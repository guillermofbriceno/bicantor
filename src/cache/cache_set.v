==> flow/design.v <==
module cache_set
#(
    parameter ADDR_WIDTH = 8,
    parameter DATA_WIDTH = 128  
)
(
    input                       clk_i,
    input                       we_i,
    input  [ADDR_WIDTH - 1:0]   addr_i,
    input  [DATA_WIDTH - 1:0]   wdata_i,
    output reg [DATA_WIDTH - 1:0]   rdata_o = 0,
    input  [1:0]                width_i,  
    output                      misaligned_o
);
    parameter NUM_BLOCKS = DATA_WIDTH / 8;
    wire [($clog2(NUM_BLOCKS)) + 3 - 1:0]           shamt;
    wire [(ADDR_WIDTH - $clog2(NUM_BLOCKS))-1:0]    addr_ebr;
    reg  [NUM_BLOCKS-1:0]                           line_enables = 0;
    wire [NUM_BLOCKS:0]                             shft_line_enables;  
    wire [DATA_WIDTH-1:0]                           shft_wdata;
    reg  [NUM_BLOCKS-1:0]                           write_enables = 0;
    wire [NUM_BLOCKS-1:0]                           read_enables;
    wire [DATA_WIDTH-1:0]                           preshft_rdata;
    wire [DATA_WIDTH-1:0]                           shft_rdata;
    wire [DATA_WIDTH-1:0]                           unmasked_rdata;
    assign shamt                = {addr_i[$clog2(DATA_WIDTH/8)-1:0], 3'b0};
    assign addr_ebr             = addr_i[ADDR_WIDTH-1:$clog2(NUM_BLOCKS)];
    assign shft_line_enables    = {1'b0, line_enables} << addr_i[$clog2(DATA_WIDTH/8)-1:0];
    assign misaligned_o         = shft_line_enables[NUM_BLOCKS];
    assign shft_wdata           = wdata_i << shamt;
    assign shft_rdata           = preshft_rdata >> shamt;
    ram_Nx8 #( 
        .ADDR_WIDTH(ADDR_WIDTH - $clog2(NUM_BLOCKS)) 
    )
    CACHE_DATA_EBRS [(NUM_BLOCKS) - 1:0] (
        .clk_i(clk_i),
        .we_i(write_enables),  
        .addr_i(addr_ebr),
        .wdata_i(shft_wdata),
        .rdata_o(preshft_rdata)
    );
    integer i;
    always @(*) begin
        case (width_i)
            0:          line_enables <= {(DATA_WIDTH/8){1'b1}}; 
            1:          line_enables <= 1;                   
            2:          line_enables <= 3;                   
            3:          line_enables <= 15;                  
            default:    line_enables <= 0;
        endcase
        for (i = 0; i < NUM_BLOCKS; i = i + 1) begin
            write_enables[i] <= (((width_i == 0) || shft_line_enables[i]) && we_i);
        end
        for (i = 0; i < DATA_WIDTH; i = i + 8) begin
            rdata_o[i+:8] <= line_enables[i/8] ? shft_rdata[i+:8] : 0;
        end
    end
endmodule
module ram_Nx8
#(
    parameter ADDR_WIDTH = 8,
    parameter DATA_WIDTH = 8
)
(
    input                       clk_i,
    input                       we_i,
    input      [ADDR_WIDTH-1:0] addr_i, 
    input      [DATA_WIDTH-1:0] wdata_i,
    output reg [DATA_WIDTH-1:0] rdata_o = 0
);
    reg [DATA_WIDTH-1:0] mem [(1 << ADDR_WIDTH) - 1: 0];
    always @(posedge clk_i) begin
        rdata_o <= mem[addr_i];
        if (we_i)
            mem[addr_i] <= wdata_i;
    end
    integer i;
    initial begin
        for (i = 0; i < (1 << ADDR_WIDTH); i = i + 1) begin
            mem[i] <= 0;
        end
    end
endmodule
# Tool chain data of cache_set
# What the tools print for cache_set, step after step.
# Lines are those of the file above, counted from 1.
# Operators carry their Yosys type and port widths (W data, S select, Z words).
# Cell names lack the library's common part.
# Not given: -
[setup]
top = "cache_set"
clk_port = "clk_i"
cell_library = "sky130hd"
corner = "tt_025C_1v80"

# After elaboration
# Source: Yosys, flattened and elaborated, memories not mapped. Widths are those after wreduce; folded enables and synchronous resets count as part of the registers. Registers that Yosys merges into a memory's read port (data or address) are not register bits. Print and check cells do not count. Equal cells are merged and count once.
# Yosys's memory passes give these memory sizes; they may raise the number of words (mostly to a power of two), join words into wider ones and drop unused or constant bits.
[bits]
latch_bits = 0
ramBits = 2048
rom_bits = 0
word_cells = 120
clocked_rd_ports_x_width = 128
reg_bits = 0
memories = 16
out_inout_bits = 129
[mem_list]
columns = ["name", "words", "width", "rd", "write_ports", "line", "rtl"]
rows = [
  ["CACHE_DATA_EBRS[0].mem", 16, 8, 1, 1, 71, "reg [DATA_WIDTH-1:0] mem [(1 << ADDR_WIDTH) - 1: 0];"],
  ["CACHE_DATA_EBRS[10].mem", 16, 8, 1, 1, 71, ""],
  ["CACHE_DATA_EBRS[11].mem", 16, 8, 1, 1, 71, ""],
  ["CACHE_DATA_EBRS[12].mem", 16, 8, 1, 1, 71, ""],
  ["CACHE_DATA_EBRS[13].mem", 16, 8, 1, 1, 71, ""],
  ["CACHE_DATA_EBRS[14].mem", 16, 8, 1, 1, 71, ""],
]
# Memories not listed: 10.
[op_classes]
n_eq = 3
div_mod_pow = 0
n_mux = 65
cmp = 0
logic = 0
mul = 0
shifts = 3
reduce_logical = 33
add_sub_neg = 0
[op_table]
columns = ["op", "count"]
rows = [
  ["$mux W8", 32],
  ["$shl A128 B7 Y128", 1],
  ["$shr A128 B7 Y128", 1],
  ["$pmux W16 S4", 1],
  ["$mux W4", 16],
  ["$shl A16 B4 Y17", 1],
  ["$logic_and A1 B1 Y1", 16],
  ["$logic_or A1 B1 Y1", 16],
  ["$mux W1", 16],
  ["$eq A2 B2 Y1 const B", 2],
  ["$eq A2 B1 Y1 const B", 1],
  ["$logic_not A2 Y1", 1],
]

# Logic depth
# Longest topological path by Yosys (ltp), each cell counted once; first at word level (registers and memories cut), then after technology mapping (sequential cells cut; the memories' decode and read muxes count).
[logic_depth]
depth_word = 6
ABC_AREA = 0
depth_mapped = 9
mapped_depth_nobuf = 6

# Mapped cells and area
# Source: synth_stat.txt of the flow (Yosys; design flattened, memories mapped). It holds for the ABC_AREA given above (unset counts as 0); a run with the other value may have another netlist.
[mapped]
synth_area_mm2 = 0.0906795
ffs = 2176
buf_cells = 346
stdcells = 4795
[by_type]
columns = ["type", "count"]
rows = [
  ["edfxtp_1", 2048],
  ["mux4_2", 604],
  ["dfxtp_1", 128],
  ["a22oi_1", 312],
  ["mux2i_1", 186],
  ["nor2_1", 295],
  ["nand2_1", 259],
  ["mux2_2", 51],
  ["buf_4", 59],
  ["buf_2", 86],
  ["clkbuf_1", 111],
  ["o211ai_1", 48],
  ["buf_6", 30],
  ["a21oi_1", 49],
  ["o2bb2ai_1", 28],
  ["mux4_1", 9],
  ["o21ai_0", 46],
  ["and2_1", 36],
]
# Other cell types: 62; their cells: 410.
# By module: a second synthesis without flattening, with its own total; a netlist apart from the flattened one above.
[unflattened]
hier_cells = 5076
area_unflattened_mm2 = 0.0911236
# Rows give one instance, submodules left out.
[modules]
columns = ["mod", "n_cells", "n_inst", "area_mm2"]
rows = [
  ["ram_Nx8 #(ADDR_WIDTH=4)", 230, 16, 0.0050674],
  ["cache_set", 1396, 1, 0.0100459],
]

# Worst setup path after synthesis
# Path of least setup slack by OpenSTA after synthesis, without wires, with an ideal clock, recovery checks aside; 20% of the period is set as input and as output delay. Where synthesis merged equal registers, the netlist keeps one of their names.
[synth_path]
path_type = "input -> output"
startpoint = "input width_i[1]"
endpoint = "output rdata_o[28]"
delay_ns = 1.392
path_stages = 8
path_slack_ns = 1.860
t_arrival_ns = 2.476
tclk_ns = 5.42
t_first_pin_ns = 1.084
path_buffers = 3
in_delay_ns = 1.084
out_delay_ns = 1.084
period_less_setup_slack_ns = 3.56
# "delay_ns" is the arrival time less input delay plus setup time.
# At an output port there is no setup time.
# "path_stages" counts driving pins, that of a launching flip-flop among them; a cell with two outputs on the path counts twice.
# "period_less_setup_slack_ns" is the clock period less the worst setup slack; recovery checks do not enter. This is arithmetic on one report: input and output delays are still those of the set period (20% each).
# The rows between start and end are the longest chain of elaborated cells between them; the timing report does not say that the signal goes this way. Where chains are equally long, one stands for them.
# A line is the first line of the expression or statement that the cell stems from. Yosys adds cells for indexed reads and writes and turns some case tables into memories.
[synth_via]
path_cell_list = "inv_1 ha_1 buf_2 buf_1 nor2_2 buf_2 a22oi_1 o31ai_1"
elab_chain_len = 3
cone_cells = 6
classes_between = "eq/ne (3); mux (2); reduce/logical (1)"
[synth_lines]
columns = ["element", "line", "rtl"]
rows = [
  ["from (decl)", 12, "input  [1:0]                width_i,"],
  ["$eq A2 B2 Y1", 44, "case (width_i)"],
  ["$pmux W16 S4", 44, ""],
  ["$mux W8", 55, "rdata_o[i+:8] <= line_enables[i/8] ? shft_rdata[i+:8] : 0;"],
  ["to (decl)", 11, "output reg [DATA_WIDTH - 1:0]   rdata_o = 0,"],
]

# Path in the finished layout
# Path of least setup slack in the final report of entry A (OpenROAD, finished layout, wires in). Where an end is a register, its clock arrival counts in the times.
[layout_path]
path_type = "register -> output"
startpoint = "register CACHE_DATA_EBRS[5].rdata_o[1]"
endpoint = "output rdata_o[9]"
path_slack_ns = 0.47
t_first_pin_ns = 0.83
path_buffers = 2
tclk_ns = 3.51
out_delay_ns = 0.70
t_arrival_ns = 2.34
path_stages = 6
# The rows between start and end are the longest chain of elaborated cells between them; the timing report does not say that the signal goes this way. Where chains are equally long, one stands for them.
[layout_via]
path_cell_list = "dfxtp_4 mux4_2 mux2i_1 buf_4 o221ai_2 buf_2"
elab_chain_len = 2
cone_cells = 2
lines_between = 2
classes_between = "shift (1); mux (1)"
[layout_lines]
columns = ["element", "line", "rtl"]
rows = [
  ["from (decl)", 69, "output reg [DATA_WIDTH-1:0] rdata_o = 0"],
  ["$shr A128 B7 Y128", 31, "assign shft_rdata           = preshft_rdata >> shamt;"],
  ["$mux W8", 55, "rdata_o[i+:8] <= line_enables[i/8] ? shft_rdata[i+:8] : 0;"],
  ["to (decl)", 11, "output reg [DATA_WIDTH - 1:0]   rdata_o = 0,"],
]

Hand-over note for cache_set

Measured results for cache_set: 2 stored runs of the Yosys and OpenROAD flow on sky130hd. The settings differ; the order carries no meaning. The constraints put input and output delay at 20% of the set period each and load the outputs with 0.01 pF.
"clock_period_reached_ns" = clock period - worst setup slack. The figure is calculated, with input and output delays left at 20% of the set period.
By "power_total_mw" is meant OpenSTA's value without simulated activity: inputs other than the clock are taken to toggle once in ten clock periods, and the tool carries that through the logic.

# entry A
==> flow/run.sh <==
#!/bin/bash
# the make line also repeats the synthesis and layout settings of config.mk as NAME=value (left out here)
make -C /OpenROAD-flow-scripts/flow DESIGN_CONFIG=/design/flow/config.mk WORK_HOME=/design/flow/orfs CLKGATE_MAP_FILE= finish
==> flow/config.mk <==
export PLATFORM = sky130hd
export DESIGN_NAME = cache_set
export DESIGN_NICKNAME = cache_set
export VERILOG_FILES = /design/flow/design.v
export SDC_FILE = /design/flow/constraint.sdc
export NUM_CORES = 4
export LEC_CHECK = 0
export CAP_MARGIN = 30
export CELL_PAD_IN_SITES_GLOBAL_PLACEMENT = 1
export CORE_ASPECT_RATIO = 1.72
export CORE_MARGIN = 6
export CORE_UTILIZATION = 63
export CTS_CLUSTER_SIZE = 48
export MAX_ROUTING_LAYER = met5
export PLACE_DENSITY = 0.35
export SETUP_SLACK_MARGIN = 0.72
export SLEW_MARGIN = 20
==> flow/constraint.sdc <==
create_clock -name core_clock -period 3.51 [get_ports {clk_i}]
set_input_delay 0.7020 -clock core_clock [delete_from_list [all_inputs] [get_ports {clk_i}]]
set_output_delay 0.7020 -clock core_clock [all_outputs]
set_load 0.01 [all_outputs]

==> entry A: results <==
synthArea_mm2=0.0906795
design.die.area_mm2=0.153522
fin_util_pct=75.9
setup_ws_ns=0.472
power_total_mw=56.356
clock_period_reached_ns=3.038

# entry B
==> flow/run.sh <==
#!/bin/bash
# the make line also repeats the synthesis and layout settings of config.mk as NAME=value (left out here)
make -C /OpenROAD-flow-scripts/flow DESIGN_CONFIG=/design/flow/config.mk WORK_HOME=/design/flow/orfs CLKGATE_MAP_FILE= finish
==> flow/config.mk <==
export PLATFORM = sky130hd
export DESIGN_NAME = cache_set
export DESIGN_NICKNAME = cache_set
export VERILOG_FILES = /design/flow/design.v
export SDC_FILE = /design/flow/constraint.sdc
export NUM_CORES = 4
export LEC_CHECK = 0
export CAP_MARGIN = 20
export CORE_MARGIN = 2
export CORE_UTILIZATION = 39
export SLEW_MARGIN = 20
==> flow/constraint.sdc <==
create_clock -name core_clock -period 3.47 [get_ports {clk_i}]
set_input_delay 0.6940 -clock core_clock [delete_from_list [all_inputs] [get_ports {clk_i}]]
set_output_delay 0.6940 -clock core_clock [all_outputs]
set_load 0.01 [all_outputs]

==> entry B: results <==
synthArea_mm2=0.0906795
design.die.area_mm2=0.236386
fin_util_pct=47.9
setup_ws_ns=0.046
power_total_mw=60.213
clock_period_reached_ns=3.424

End of note.
